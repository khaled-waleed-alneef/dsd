==> flow/design.v <==
module ALU#(parameter n = 4)(
    input [n-1:0] a, 
    input [n-1:0] b, 
    input ci, 
    output reg [n:0] Q
    );
always @(*) begin
        case (ci)
            1'b0: Q <= a + b;  
            1'b1: Q <= a - b;  
            default: Q <= 0; 
        endcase
    end
endmodule
module DFF(
    input logic D,
    input logic clk,
    input logic reset,
    output logic Q
    );
always @(posedge clk or negedge reset) 
begin
    if(~reset)
        Q <= 0; 
    else
        Q <= D;
end 
endmodule
module K2 #(parameter n = 4)(
    input logic clk,
    input logic reset,
    output logic Co,
    output logic J,
    output logic C,
    output logic D0,
    output logic D1,
    output logic Sreg,
    output logic [2:0] imm,
    output logic [n-1:0] RAo,
    output logic [n-1:0] RBo,
    output logic [n-1:0] R0o,
    output logic [n-1:0] addr,
    output logic [n-1:0] ALUo,
    output logic  [7:0] ins
    );
    logic [n-1:0] MUXo;
    logic enA,enB,en0;
    logic DFFo,ANDo,ORo;
    assign imm = ins[2:0];
    assign Sreg = ins[3];
    assign D0 = ins[4];
    assign D1 = ins[5];
    assign C = ins[6];
    assign J = ins[7];
    counter c1(reset,{1'b0,imm},clk,ORo,addr);
    ROM rom1(addr,ins);
    MUX_4_bit #(n) mux1 (imm,ALUo,Sreg,MUXo);
    decoder dec1({D1,D0},{en0,enB,enA});
    reg_n_bit #(n) RA(clk,reset,enA,MUXo,RAo);
    reg_n_bit #(n) RB(clk,reset,enB,MUXo,RBo);
    reg_n_bit #(n) R0(clk,reset,en0,RAo,R0o);
    ALU #(n) alu1(RAo,RBo,imm[2],{Co,ALUo});
    DFF dff1(Co,clk,reset,DFFo);
    assign ANDo = DFFo & C;
    assign ORo = J | ANDo;
endmodule
module MUX_4_bit#(parameter n = 4)(
     input [n-2:0] a,
     input [n-1:0] b,
     input s, 
     output [n-1:0] f
     );
assign f = s? {1'b0,a}:b;
endmodule
module ROM(
    input logic [3:0] addr,
    output logic [7:0] ins
    );
    always@(*)
    begin
    case(addr)         
    4'b0000: ins <= 8'b00001000;
    4'b0001: ins <= 8'b00011001;
    4'b0010: ins <= 8'b00100000;
    4'b0011: ins <= 8'b00010000;
    4'b0100: ins <= 8'b01110000;
    4'b0101: ins <= 8'b00000000;
    4'b0110: ins <= 8'b00010100;
    4'b0111: ins <= 8'b00000100;
    4'b1000: ins <= 8'b10110010;
    default: ins = 8'bxxxxxxxx;
    endcase
    end
endmodule
module counter #(parameter n = 4)(
  input logic reset,
  input logic [n-1:0] D,
  input logic clk,
  input logic l,
  output logic [n-1:0] Q
    );
  initial
  Q = 4'b0;
    always @(posedge clk or negedge reset) begin
    if (~reset) 
        Q <= 4'b0; 
    else if (l == 1)
        Q <=  {1'b0 ,D};
    else 
        Q <=  Q + 1'b1;
end
endmodule
module decoder(
    input logic [1:0] i,
    output logic [3:0] y
    );
always@(*)
begin 
    case(i)
        2'b00: y= 4'b0001;
        2'b01: y= 4'b0010;
        2'b10: y= 4'b0100;
  default:  y = 4'bxxxx;
    endcase
end
endmodule
module reg_n_bit #(parameter n = 4)(
    input logic clk,
    input logic reset,
    input logic en,
    input logic [n-1:0] D,
    output logic [n-1:0] Q
    );
    always@(posedge clk or negedge reset)
    begin
        if(~reset)
        Q <= 0;
        else begin
        if(en == 1)
            Q <= D;
            end
    end        
endmodule
* From RTL to reports: K2
The steps from the RTL of K2 to its reports follow in flow order.
Line numbers count from 1 in the design file above.
Operators: Yosys type, input widths -> output width; for muxes data width and select width s.
Cell names lack the library's common part.
A cell with - has no value.
- Design top :: K2
- Clock input :: clk
- Library :: sky130hd
- Library corner :: tt_025C_1v80

* Word-level counts
Source: Yosys, flattened and elaborated, memories not mapped. Widths are those after wreduce. Registers that Yosys merges into a memory's read port (data or address) are not register bits. Print and check cells do not count. Equal cells are merged and count once.
Memory sizes are those after Yosys's memory passes, which may raise the word count (mostly to a power of two), join words into wider ones and drop unused or constant bits.
- $add $sub $neg :: 3
- Eq/ne operators :: 2
- Reductions and logical operators :: 1
- Multiplexer cells :: 4
- Bitwise operators :: 3
** Operators with widths (number)
- $pmux 5 s2 :: 1
- $pmux 3 s3 :: 1
- $mux 4 :: 2
- $add 4x4->5 :: 1
- $sub 4x4->5 :: 1
- $add 4x1->4 const B :: 1
- $eq 2x1->1 const B :: 1
- $eq 2x2->1 const B :: 1
- $logic_not 2->1 :: 1
- $and 1x1->1 :: 1
- $or 1x1->1 :: 1
- $not 1->1 :: 1
- ROM bits :: 128
- Flip-flop bits (word level) :: 17
- Memory cells :: 1
- Input port bits :: 2
** Memory list
- (name not given) :: words 16, bits a word 8, read ports 1, write ports 0, line 81 : case(addr)

* Depth
Longest topological path by Yosys (ltp), each cell counted once; first at word level (registers and memories cut), then after technology mapping (sequential cells cut; the memories' decode and read muxes count).
- Word-level depth :: 3
- ABC_AREA :: 0
- Depth in mapped cells :: 10

* Mapped cells and area
Source: synth_stat.txt of the flow (Yosys; design flattened, memories mapped). It holds for the ABC_AREA given above (unset counts as 0); a run with the other value may have another netlist.
Totals and module areas in this step are rounded.
** Cell types (number)
- dfrtp_1 :: 17
- ha_1 :: 11
- buf_4 :: 11
- mux2_2 :: 5
- inv_1 :: 14
- a21oi_1 :: 7
- xnor2_1 :: 4
- nand2_1 :: 9
- mux2_4 :: 2
- nor2_1 :: 8
- fa_1 :: 1
- o21ai_0 :: 4
- a31o_2 :: 2
- xor2_1 :: 2
- nand2b_1 :: 2
- nor2b_1 :: 2
- buf_6 :: 1
- or3_4 :: 1
Not listed: further types 10, cells in them 10.
- Sequential area :: 0.0004254 mm²
- Chip area (Yosys) :: 0.001111 mm²
- Buffer cells :: 13
- Cell count :: 113
- Flip-flop cells :: 17
By module: a second synthesis without flattening, with its own total; a netlist apart from the flattened one above.
- Cells (unflattened synthesis) :: 98
- Area total of the unflattened synthesis :: 0.001079 mm²
Each row is one instance without its submodules.
** By module
- reg_n_bit #(n=4) :: area 0.0001451 mm², seq. area 0.0001001 mm², instances 3, cells 8
- ALU #(n=4) :: area 0.000209 mm², seq. area 0 mm², instances 1, cells 27
- counter :: area 0.0001727 mm², seq. area 0.0001001 mm², instances 1, cells 15
- ROM :: area 0.0000788 mm², seq. area 0 mm², instances 1, cells 11
- K2 :: area 0.0000713 mm², seq. area 0 mm², instances 1, cells 10
- decoder :: area 0.0000438 mm², seq. area 0 mm², instances 1, cells 6
- MUX_4_bit #(n=4) :: area 0.0000425 mm², seq. area 0 mm², instances 1, cells 4
- DFF :: area 0.000025 mm², seq. area 0.000025 mm², instances 1, cells 1

* Timing after synthesis
Path of least setup slack by OpenSTA after synthesis, without wires, with an ideal clock, recovery checks aside; 20% of the period is set as input and as output delay. Where synthesis merged equal registers, the netlist keeps one of their names.
- Path type :: flip-flop to output port
- Start :: register c1.Q[3]
- End :: output Co
- Arrival time :: 2193 ps
- Setup slack :: 751 ps
- Period :: 3680 ps
- Output delay :: 736 ps
- Time at the first pin :: 0 ps
- Driving pins on the path :: 9
- Data required time :: 2944 ps
- Path buffers :: 1
- Path delay :: 2193 ps
- Period reached after synthesis :: 2929 ps
"path delay" = arrival - input delay + setup time.
A path that ends at an output port has no setup time.
"driving pins on the path" counts driving pins, that of a launching flip-flop among them; a cell with two outputs on the path counts twice.
"period reached after synthesis" = period - worst setup slack (recovery checks aside). The figure is calculated, with input and output delays left at 20% of the set period.
The rows between start and end are the longest chain of elaborated cells between them; the timing report does not say that the signal goes this way. Where chains are equally long, one stands for them.
A line is the first line of the expression or statement that the cell stems from. Yosys adds cells for indexed reads and writes and turns some case tables into memories.
The chain passes a memory read, where the word-level depth is cut; so it can be longer than that depth.
At most two assigning lines are given for a register; there are more.
- Cells stage by stage :: dfrtp_1 buf_2 nor2_1 mux2_2 fa_1 inv_1 a21o_1 a21oi_1 xor2_1
- Cells in the longest elaborated chain :: 3
- Elaborated cells between the ends (all ways) :: 3
- Source lines of those cells :: 2
- Classes of those cells :: 1 x mux; 1 x logic; 1 x memory
** RTL lines, path after synthesis
- start, declared :: line 100 : output logic [n-1:0] Q
- start, assigned :: line 108 : Q <=  {1'b0 ,D};
- start, assigned :: line 110 : Q <=  Q + 1'b1;
- $mem_v2 16x8 :: line 81 : case(addr)
- $not 1->1 :: line 8 : case (ci)
- $pmux 5 s2 :: line 8
- end, declared :: line 32 : output logic Co,
Some nets on the timed path still bear RTL names; the line given drives or declares the net.
** Named nets, after synthesis (line)
- alu1.ci :: 81

* Worst path after layout
Path of least setup slack in the final report of run A (OpenROAD, finished layout, wires in). Where an end is a register, its clock arrival counts in the times.
The report prints the path's times to 10 ps; the period is as set.
- Path type :: flip-flop to output port
- Start :: register RB.Q[1]
- End :: output Co
- Output delay :: 380 ps
- Period :: 1910 ps
- Arrival time :: 2110 ps
- Driving pins on the path :: 10
- Path buffers :: 1
- Setup slack :: -580 ps
- Time at the first pin :: 250 ps
- Data required time :: 1530 ps
The rows between start and end are the longest chain of elaborated cells between them; the timing report does not say that the signal goes this way. Where chains are equally long, one stands for them.
- Cells stage by stage :: dfrtp_1 inv_2 ha_4 mux2_4 fa_2 inv_2 a21o_1 a21oi_2 xor2_2 buf_2
- Cells in the longest elaborated chain :: 2
- Elaborated cells between the ends (all ways) :: 3
- Source lines of those cells :: 3
- Classes of those cells :: 2 x add/sub; 1 x mux
** RTL lines, path post-layout
- start, declared :: line 132 : output logic [n-1:0] Q
- start, assigned :: line 137 : Q <= 0;
- start, assigned :: line 140 : Q <= D;
- $sub 4x4->5 :: line 10 : 1'b1: Q <= a - b;
- $pmux 5 s2 :: line 8 : case (ci)
- end, declared :: line 32 : output logic Co,

Appendix: measured runs

Flow measurements of K2 on sky130hd: 2 stored runs with different settings, listed in no order. Input and output delays are each 20% of the period that was set; the output load is 0.01 pF.
"allowed time less slack (worst setup path)" is the time allowed to the run's worst setup path (the clock period less input and output delay, where it has them) less its slack. Clock arrival times count: a late capture clock shortens it, a late launch clock lengthens it.
"total power of the final layout" rests on the timing tool's default activity at the inputs, not on a simulated workload.
"allowed time less slack (worst setup path)" is given in steps of 10 ps.
Values from the reports are rounded here.

* Run A
** Files
==> flow/run.sh <==
#!/bin/bash
# the make line also repeats the synthesis and layout settings of config.mk as NAME=value (left out here)
make -C /OpenROAD-flow-scripts/flow DESIGN_CONFIG=/design/flow/config.mk WORK_HOME=/design/flow/orfs CLKGATE_MAP_FILE= finish
==> flow/config.mk <==
export PLATFORM = sky130hd
export DESIGN_NAME = K2
export DESIGN_NICKNAME = K2
export VERILOG_FILES = /design/flow/design.v
export SDC_FILE = /design/flow/constraint.sdc
export NUM_CORES = 4
export LEC_CHECK = 0
export CAP_MARGIN = 20
export CELL_PAD_IN_SITES_GLOBAL_PLACEMENT = 2
export CORE_ASPECT_RATIO = 1.07
export CORE_MARGIN = 2
export CORE_UTILIZATION = 26
export MIN_ROUTING_LAYER = met1
export PLACE_DENSITY_LB_ADDON = 0.11
export SLEW_MARGIN = 20
==> flow/constraint.sdc <==
create_clock -name core_clock -period 1.91 [get_ports {clk}]
set_input_delay 0.3820 -clock core_clock [delete_from_list [all_inputs] [get_ports {clk}]]
set_output_delay 0.3820 -clock core_clock [all_outputs]
set_load 0.01 [all_outputs]
** Results
- Final utilization :: 49.1 %
- Post-synthesis cell area :: 0.001111 mm²
- Total power of the final layout :: 0.0006449 W
- Worst setup slack after layout :: -577 ps
- Standard-cell area of the final layout :: 0.002004 mm²
- Allowed time less slack (worst setup path) :: 2110 ps
- Type of the worst setup path :: flip-flop to output port
- Area of the die :: 0.004813 mm²

* Run B
** Files
==> flow/run.sh <==
#!/bin/bash
# the make line also repeats the synthesis and layout settings of config.mk as NAME=value (left out here)
make -C /OpenROAD-flow-scripts/flow DESIGN_CONFIG=/design/flow/config.mk WORK_HOME=/design/flow/orfs CLKGATE_MAP_FILE= finish
==> flow/config.mk <==
export PLATFORM = sky130hd
export DESIGN_NAME = K2
export DESIGN_NICKNAME = K2
export VERILOG_FILES = /design/flow/design.v
export SDC_FILE = /design/flow/constraint.sdc
export NUM_CORES = 4
export LEC_CHECK = 0
export CAP_MARGIN = 20
export CORE_MARGIN = 2
export CORE_UTILIZATION = 40
export SETUP_SLACK_MARGIN = 0.66
export SLEW_MARGIN = 20
==> flow/constraint.sdc <==
create_clock -name core_clock -period 2.87 [get_ports {clk}]
set_input_delay 0.5740 -clock core_clock [delete_from_list [all_inputs] [get_ports {clk}]]
set_output_delay 0.5740 -clock core_clock [all_outputs]
set_load 0.01 [all_outputs]
** Results
- Final utilization :: 65.3 %
- Post-synthesis cell area :: 0.001111 mm²
- Total power of the final layout :: 0.0003814 W
- Worst setup slack after layout :: 121 ps
- Standard-cell area of the final layout :: 0.001754 mm²
- Allowed time less slack (worst setup path) :: 2180 ps
- Type of the worst setup path :: flip-flop to output port
- Area of the die :: 0.003215 mm²
